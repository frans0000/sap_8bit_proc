==> flow/design.v <==
module ram(
    input wire ram_read,
    input wire ram_write,
    input wire [3:0] addr,  
    inout wire [7:0] bus,
    input wire clk
);
reg [7:0] memory [0:15];
initial begin 
    integer i;
    for (i = 0; i < 16; i = i + 1) begin
        memory[i] = 8'h00;
    end
    memory[0] = 8'b0001_1001;  
	memory[1] = 8'b0101_0000;  
	memory[2] = 8'b0001_1111;  
	memory[3] = 8'b0011_0000;  
	memory[4] = 8'b0010_0100;  
	memory[5] = 8'b0111_0000;  
end
always @(posedge clk) begin
    if (ram_write) begin
        memory[addr] <= bus;
    end
end
assign bus = ram_read ? memory[addr] : 8'bZ;
endmodule
======== From RTL to reports: ram ========
The steps from the RTL of ram to its reports follow in flow order.
Lines are those of the file above, counted from 1.
Library cell names are shortened.
A cell with -- has no value.
inputs
  design top .............................. ram
  clock port .............................. clk
  cell library ............................ sky130hd
  library corner .......................... tt_025C_1v80

======== Elaborated design ========
Counts by Yosys on the flattened word-level netlist (proc, flatten, opt, wreduce; memories kept). Register bits leave out memories and registers merged into their read ports (data or address); mux counts leave out enables and synchronous resets folded into registers. Print and check cells are left out. Cells with the same type and inputs are merged into one.
Memory sizes are those after Yosys's memory passes, which may raise the word count (mostly to a power of two), join words into wider ones and drop unused or constant bits.
word-level totals
  register bits ........................... 0
  memory bits (writable) .................. 128
  memory cells ............................ 1
  input bits .............................. 7
memory list
  name    words  width  rd ports  wr ports  RTL line  text
  memory  16     8      1         1         8         reg [7:0] memory [0:15];
operators by class
  mux-type cells .......................... 4
operator list
  kind              count
  2-to-1 mux 8 bit  2
  2-to-1 mux 4 bit  1
  2-to-1 mux 1 bit  1

======== Logic depth ========
Depth = most cells in a row (Yosys ltp): at word level without a register or memory, in the mapped netlist without a sequential cell, where the memories' decode and read muxes count.
depth
  word-level depth ........................ 2
  ABC_AREA ................................ 0
  depth in mapped cells ................... 5
  gate-level depth less buffers ........... 3

======== Mapped cells and area ========
Yosys stat after the flow's synthesis: flattened, memories mapped to cells. It holds for the ABC_AREA given above (unset counts as 0); a run with the other value may have another netlist.
The area totals of this step are shown rounded.
synthesis totals
  cell count .............................. 222
  synthesis area .......................... 0.00491 mm²
  flip-flop cells ......................... 128
cell types
  cell type  count  area in all (µm²)
  edfxtp_1   128    3.84E+03
  mux4_2     32     720.691
  a22oi_1    16     120.115
  nor2_1     13     48.797
  nand2_1    9      33.782
  buf_6      2      22.522
  nor3_1     4      20.019
  buf_1      4      15.014
  nand3b_1   2      15.014
  nand2b_1   2      12.512
  nor2b_1    2      12.512
  buf_2      2      10.01
  or3b_2     1      8.758
  clkbuf_1   2      7.507
  and2_1     1      6.256
  clkbuf_2   1      5.005
  nand3_1    1      5.005

======== Worst setup path after synthesis ========
Source: OpenSTA report_checks on the synthesized netlist (no wires, ideal clock, input and output delay 20% of the period each), path of least setup slack; recovery checks are left aside. Register names are those of the netlist, which keeps one name where synthesis merged equal registers.
timing post-synthesis
  kind .................................... input port to output port
  from .................................... in addr[0]
  to ...................................... out bus[4]
  clock period ............................ 2110 ps
  input delay ............................. 422 ps
  launch time at the first pin ............ 422 ps
  data arrival time ....................... 1666 ps
  required time ........................... 1688 ps
  slack ................................... 22 ps
  delay of the path ....................... 1244 ps
  driving pins on the path ................ 4
  synthesis period reached ................ 2088 ps
"delay of the path" = arrival - input delay + setup time.
A path that ends at an output port has no setup time.
"driving pins on the path" counts driving pins, that of a launching flip-flop among them; a cell with two outputs on the path counts twice.
"synthesis period reached" = period - worst setup slack (recovery checks aside). The figure is calculated, with input and output delays left at 20% of the set period.
Between the ends stands the longest chain of elaborated cells between them, by number of cells; it is not shown to be the way that was timed. Of several equally long chains one is given.
A line is the first line of the expression or statement that the cell stems from. Yosys adds cells for indexed reads and writes and turns some case tables into memories.
The chain passes a memory read, where the word-level depth is cut; so it can be longer than that depth.
between the ends, post-synthesis
  cell sequence ........................... buf_1 > mux4_2 > a22oi_1 > nand2_1
  length of the longest elaborated chain .. 2
  elaborated cells between the ends (all ways) .. 2
  source lines of those cells ............. 2
  classes of those cells .................. mux: 1; memory: 1
ends and longest elaborated chain, post-synthesis
  what                 RTL line  text
  start: declaration   4         input wire [3:0] addr,
  memory (16 x 8 bit)  8         reg [7:0] memory [0:15];
  2-to-1 mux 8 bit     26        assign bus = ram_read ? memory[addr] : 8'bZ;
  end: declaration     5         inout wire [7:0] bus,

======== Worst path after layout ========
From the final timing report of stored run 1: the path of least setup slack in the routed layout; clock arrival at registers is part of the times.
The report prints the path's times to 10 ps; the period is as set.
timing after layout
  kind .................................... input port to output port
  from .................................... in addr[1]
  to ...................................... out bus[0]
  clock period ............................ 3900 ps
  input delay ............................. 780 ps
  launch time at the first pin ............ 780 ps
  data arrival time ....................... 2400 ps
  required time ........................... 3120 ps
  slack ................................... 720 ps
  driving pins on the path ................ 5
Between the ends stands the longest chain of elaborated cells between them, by number of cells; it is not shown to be the way that was timed. Of several equally long chains one is given.
The chain passes a memory read, where the word-level depth is cut; so it can be longer than that depth.
between the ends, after layout
  cell sequence ........................... clkdlybuf4s50_1 > buf_12 > mux4_2 > a22oi_1 > nand2_1
  length of the longest elaborated chain .. 2
  elaborated cells between the ends (all ways) .. 2
  source lines of those cells ............. 2
  classes of those cells .................. mux: 1; memory: 1
ends and longest elaborated chain, after layout
  what                 RTL line  text
  start: declaration   4         input wire [3:0] addr,
  memory (16 x 8 bit)  8         reg [7:0] memory [0:15];
  2-to-1 mux 8 bit     26        assign bus = ram_read ? memory[addr] : 8'bZ;
  end: declaration     5         inout wire [7:0] bus,

Wiki page: ram / flow data

2 stored runs of ram in the flow (synthesis by Yosys, layout by OpenROAD, sky130hd cells), in arbitrary order. Constraints: input delay and output delay 20% of the set period each, output load 0.01 pF.
"clock period achieved": clock period set for the run, less the worst setup slack. It is reckoned from that one timing run; input and output delays stay at 20% of the period that was set.
"time used up by the worst setup path": the worst setup path's part of the clock period (all of it between registers, 20% less for each end at a port) less its slack. A launch clock that arrives late makes it longer, a capture clock that arrives late makes it shorter.
"power" is the tool's figure for a default switching activity; nothing was simulated.
"time used up by the worst setup path" is known to 10 ps.
The results are shown rounded.

======== stored run 1 ========
==> flow/run.sh <==
#!/bin/bash
# the make line also repeats the synthesis and layout settings of config.mk as NAME=value (left out here)
make -C /OpenROAD-flow-scripts/flow DESIGN_CONFIG=/design/flow/config.mk WORK_HOME=/design/flow/orfs CLKGATE_MAP_FILE= finish
==> flow/config.mk <==
export PLATFORM = sky130hd
export DESIGN_NAME = ram
export DESIGN_NICKNAME = ram
export VERILOG_FILES = /design/flow/design.v
export SDC_FILE = /design/flow/constraint.sdc
export NUM_CORES = 4
export LEC_CHECK = 0
export ABC_AREA = 0
export CAP_MARGIN = 40
export CELL_PAD_IN_SITES_GLOBAL_PLACEMENT = 2
export CORE_MARGIN = 2
export CORE_UTILIZATION = 42
export GPL_ROUTABILITY_DRIVEN = 0
export MAX_ROUTING_LAYER = met4
export PLACE_DENSITY_LB_ADDON = 0.11
export SETUP_SLACK_MARGIN = 0.59
export SLEW_MARGIN = 10
==> flow/constraint.sdc <==
create_clock -name core_clock -period 3.9 [get_ports {clk}]
set_input_delay 0.7800 -clock core_clock [delete_from_list [all_inputs] [get_ports {clk}]]
set_output_delay 0.7800 -clock core_clock [all_outputs]
set_load 0.01 [all_outputs]

-------- measured, stored run 1 --------
  synthesis area .......................... 0.00491 mm²
  total die area .......................... 0.0126 mm²
  standard-cell area of the final layout .. 0.0058 mm²
  final design utilization ................ 50.8%
  setup slack of the critical path ........ 723 ps
  post-route setup TNS .................... 0 ps
  post-route worst hold slack ............. 466 ps
  power ................................... 3.00 mW
  clock period achieved ................... 3177 ps
  time used up by the worst setup path .... 1620 ps
  worst setup path type ................... input port to output port

======== stored run 2 ========
==> flow/run.sh <==
#!/bin/bash
# the make line also repeats the synthesis and layout settings of config.mk as NAME=value (left out here)
make -C /OpenROAD-flow-scripts/flow DESIGN_CONFIG=/design/flow/config.mk WORK_HOME=/design/flow/orfs CLKGATE_MAP_FILE= finish
==> flow/config.mk <==
export PLATFORM = sky130hd
export DESIGN_NAME = ram
export DESIGN_NICKNAME = ram
export VERILOG_FILES = /design/flow/design.v
export SDC_FILE = /design/flow/constraint.sdc
export NUM_CORES = 4
export LEC_CHECK = 0
export CAP_MARGIN = 20
export CELL_PAD_IN_SITES_GLOBAL_PLACEMENT = 1
export CORE_MARGIN = 2
export CORE_UTILIZATION = 17
export CTS_CLUSTER_DIAMETER = 204
export CTS_CLUSTER_SIZE = 47
export GPL_ROUTABILITY_DRIVEN = 0
export GPL_TIMING_DRIVEN = 1
export MIN_ROUTING_LAYER = met1
export PLACE_DENSITY_LB_ADDON = 0.06
export SLEW_MARGIN = 15
==> flow/constraint.sdc <==
create_clock -name core_clock -period 1.44 [get_ports {clk}]
set_input_delay 0.2880 -clock core_clock [delete_from_list [all_inputs] [get_ports {clk}]]
set_output_delay 0.2880 -clock core_clock [all_outputs]
set_load 0.01 [all_outputs]

-------- measured, stored run 2 --------
  synthesis area .......................... 0.00491 mm²
  total die area .......................... 0.0302 mm²
  standard-cell area of the final layout .. 0.00699 mm²
  final design utilization ................ 24.5%
  setup slack of the critical path ........ -570 ps
  post-route setup TNS .................... -40300 ps
  post-route worst hold slack ............. -39 ps
  power ................................... 8.64 mW
  clock period achieved ................... 2010 ps
  time used up by the worst setup path .... 1720 ps
  worst setup path type ................... flip-flop to output port
